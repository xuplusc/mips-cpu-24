==> flow/design.v <==
`timescale 1ns / 1ps
module Counter(Enable, clk, clr, res);
    parameter WIDTH = 32;
    input Enable,clk,clr;
    output reg [WIDTH-1:0] res;
    initial begin
        res = 0;
    end
    always @(posedge clk) begin
        if(clr) res=0;
        else if(Enable) res=res+1;
    end
endmodule
`timescale 1ns / 1ps
module Counter_circle(clk, clr, branch, jmp, Syscall, R1_out, Count_all, Count_branch, Count_jmp);
    input clk, clr, branch, jmp, Syscall;
    input [31:0]R1_out;
    output wire[31:0]Count_all, Count_branch, Count_jmp;
    wire Enable;
    assign Enable = (~Syscall)|(Syscall & (R1_out == 34));
    Counter count_all(Enable, clk, clr, Count_all);
    Counter count_branch(branch, clk, clr, Count_branch);
    Counter count_jmp(jmp, clk, clr, Count_jmp);
endmodule
== Tool chain data of Counter_circle ==
Tool output for the design above, in the order of the flow.
Line numbers count from 1 in the design file above.
Operators carry their Yosys type and port widths (W data, S select, Z words).
Cell names lack the library's common part.
A cell with - has no value.

* Design top: Counter_circle
* Clock input: clk
* Cell library: sky130hd
* Library corner: tt_025C_1v80

== Word level ==
Counts by Yosys on the flattened word-level netlist (proc, flatten, opt, wreduce; memories kept). Register bits leave out memories and registers merged into their read ports (data or address); mux counts leave out enables and synchronous resets folded into registers. Print and check cells are left out. Cells with the same type and inputs are merged into one.

* Register bits after elaboration: 96
* Input bits: 37
* Output and inout port bits: 96
* Elaborated cells: 10

* Add/sub/neg operators: 3
* Equal/unequal tests: 1
* Bitwise operators: 3

{| class="wikitable"
|+ Operator list
! operator !! number
|-
| $add A32 B1 Y32 const B || 3
|-
| $eq A32 B6 Y1 const B || 1
|-
| $and A1 B1 Y1 || 1
|-
| $or A1 B1 Y1 || 1
|-
| $not A1 Y1 || 1
|}

== Depth ==
Depth = most cells in a row (Yosys ltp): at word level without a register or memory, in the mapped netlist without a sequential cell, where the memories' decode and read muxes count.

* Depth in word-level cells: 3
* ABC_AREA: 0
* Gate-level depth with buffers: 8

== Mapped cells and area ==
The flow's flattened synthesis, as Yosys stat reports it; memories are mapped. The netlist is that of the ABC_AREA named above (0 if unset); the other value can give another one.

* Standard cells after synthesis: 528
* Chip area (Yosys): 4536.9 um^2
* Area of sequential cells: 1921.8 um^2
* Flip-flops: 96
* Buffers: 26

{| class="wikitable"
|+ Cell types
! type !! number !! area in all (um^2)
|-
| dfxtp_1 || 96 || 1.92E+03
|-
| xor2_1 || 32 || 280.269
|-
| nor2_1 || 67 || 251.491
|-
| a21oi_1 || 39 || 195.187
|-
| nand3_1 || 38 || 190.182
|-
| xnor2_1 || 21 || 183.926
|-
| or3_1 || 28 || 175.168
|-
| nand4_1 || 23 || 143.888
|-
| o21ai_0 || 26 || 130.125
|-
| nand2_1 || 31 || 116.362
|-
| and4_1 || 11 || 96.342
|-
| o31ai_1 || 12 || 90.086
|-
| or4_1 || 12 || 90.086
|-
| clkbuf_1 || 17 || 63.811
|-
| nor4_1 || 10 || 62.56
|-
| nor3_2 || 6 || 60.058
|-
| and3_1 || 7 || 43.792
|-
| ha_1 || 3 || 37.536
|}

Not listed: further types 23, cells in them 49.
By module: a second synthesis without flattening, with its own total; a netlist apart from the flattened one above.

* Cells (unflattened synthesis): 554
* Area (unflattened synthesis): 4788.3 um^2

Rows give one instance, submodules left out.

{| class="wikitable"
|+ By module
! module !! instances !! cells !! area (um^2) !! sequential area (um^2)
|-
| Counter || 3 || 181 || 1564.0 || 640.6
|-
| Counter_circle || 1 || 11 || 96.3 || 0.0
|}

== Timing after synthesis ==
OpenSTA on the mapped netlist: ideal clock, no wires. The path of least setup slack (recovery checks aside). Input and output delay are each 20% of the period. Register names are those of the netlist, which keeps one name where synthesis merged equal registers.

* Path type: input to register
* Start point: input port R1_out[24]
* End point: register count_all.res[5]
* Clock period: 2.59 ns
* External input delay: 0.518 ns
* Setup time: 0.121 ns
* Time at the first pin: 0.518 ns
* Data arrival time: 1.826 ns
* Data required time: 2.469 ns
* Setup slack: 0.643 ns
* Delay of the path: 1.429 ns
* Driving pins on the path: 6
* Synthesis period reached: 1.947 ns

"delay of the path" = arrival - input delay + setup time.
"driving pins on the path": output pins that drive a net of the path, with the launching flip-flop's if there is one; two outputs of one cell count as two.
"synthesis period reached" = period - worst setup slack (recovery checks aside). The figure is calculated, with input and output delays left at 20% of the set period.
Between the ends stands the longest chain of elaborated cells between them, by number of cells; it is not shown to be the way that was timed. Of several equally long chains one is given.
Each line given opens the expression or statement behind the cell; cells for indexed reads and writes are added by Yosys, which also makes memories of some case tables.

* Path through: nor4_1 > nand4_1 > o21a_2 > clkbuf_1 > nor3_1 > mux2_2
* Length of the longest elaborated chain: 3
* Elaborated cells between the ends (all ways): 3
* Source lines of those cells: 1

{| class="wikitable"
|+ Ends and longest elaborated chain, after synthesis
! element !! RTL line !! source
|-
| from (decl) || 17 || <nowiki>input [31:0]R1_out;</nowiki>
|-
| $eq A32 B6 Y1 || 20 || <nowiki>assign Enable = (~Syscall)|(Syscall & (R1_out == 34));</nowiki>
|-
| $and A1 B1 Y1 || 20 ||
|-
| $or A1 B1 Y1 || 20 ||
|-
| to (assign) || 10 || <nowiki>if(clr) res=0;</nowiki>
|-
| to (assign) || 11 || <nowiki>else if(Enable) res=res+1;</nowiki>
|-
| to (decl) || 5 || <nowiki>output reg [WIDTH-1:0] res;</nowiki>
|}

== Worst path after layout ==
From the final timing report of entry B: the path of least setup slack in the routed layout; clock arrival at registers is part of the times.

* Path type: input to register
* Start point: input port R1_out[0]
* End point: register count_all.res[27]
* Clock period: 1.95 ns
* External input delay: 0.39 ns
* Setup time: 0.06 ns
* Time at the first pin: 0.39 ns
* Data arrival time: 2.22 ns
* Data required time: 2.24 ns
* Setup slack: 0.02 ns
* Driving pins on the path: 7

Between the ends stands the longest chain of elaborated cells between them, by number of cells; it is not shown to be the way that was timed. Of several equally long chains one is given.

* Path through: dlygate4sd2_1 > nor4b_4 > nand4_1 > o21a_4 > buf_12 > or4_4 > a21oi_2
* Length of the longest elaborated chain: 3
* Elaborated cells between the ends (all ways): 3
* Source lines of those cells: 1

{| class="wikitable"
|+ Ends and longest elaborated chain, after layout
! element !! RTL line !! source
|-
| from (decl) || 17 || <nowiki>input [31:0]R1_out;</nowiki>
|-
| $eq A32 B6 Y1 || 20 || <nowiki>assign Enable = (~Syscall)|(Syscall & (R1_out == 34));</nowiki>
|-
| $and A1 B1 Y1 || 20 ||
|-
| $or A1 B1 Y1 || 20 ||
|-
| to (assign) || 10 || <nowiki>if(clr) res=0;</nowiki>
|-
| to (assign) || 11 || <nowiki>else if(Enable) res=res+1;</nowiki>
|-
| to (decl) || 5 || <nowiki>output reg [WIDTH-1:0] res;</nowiki>
|}

Ticket comment

Module Counter_circle, platform sky130hd: 2 stored runs of the flow (Yosys, OpenROAD) with differing settings, in no particular order. Input and output delays are each 20% of the period that was set; the output load is 0.01 pF.
"period achieved" = clock period - worst setup slack. The figure is calculated, with input and output delays left at 20% of the set period.
"time on the worst setup path" means the part of the period allowed to the worst setup path (the constraints hold back 20% at inputs and 20% at outputs) less its slack; where the path has registers, the arrival times of their clocks count too.
"power consumption" rests on the timing tool's default activity at the inputs, not on a simulated workload.

=== Entry A ===
{| class="wikitable"
! Setting !! Value
|-
| period_ns || 2.91
|-
| CORE_UTILIZATION || 52
|-
| SETUP_SLACK_MARGIN || 0.37
|-
| PLACE_DENSITY || 0.84
|-
| CELL_PAD_IN_SITES_GLOBAL_PLACEMENT || 1
|-
| CELL_PAD_IN_SITES_DETAIL_PLACEMENT || 1
|-
| ABC_AREA || 0
|-
| MAX_ROUTING_LAYER || met4
|-
| CAP_MARGIN || 20
|-
| CORE_MARGIN || 2
|-
| SLEW_MARGIN || 20
|}
Did not finish, routing stopped with DPL-0033.

=== Entry B ===
{| class="wikitable"
! Setting !! Value
|-
| period_ns || 1.95
|-
| CORE_UTILIZATION || 36
|-
| CAP_MARGIN || 20
|-
| CORE_MARGIN || 2
|-
| SLEW_MARGIN || 20
|-
! Result !! Value
|-
| Total negative setup slack || 0.000 ns
|-
| Die size || 13516.4 um^2
|-
| Period achieved || 1.930 ns
|-
| Worst-case hold slack || 0.491 ns
|-
| Utilization || 55.8 %
|-
| Mapped cell area after synthesis || 4536.9 um^2
|-
| Power consumption || 3986 uW
|-
| Time on the worst setup path || 1.54 ns
|-
| Kind of the worst setup path || input to register
|-
| Worst slack on setup checks || 0.020 ns
|}
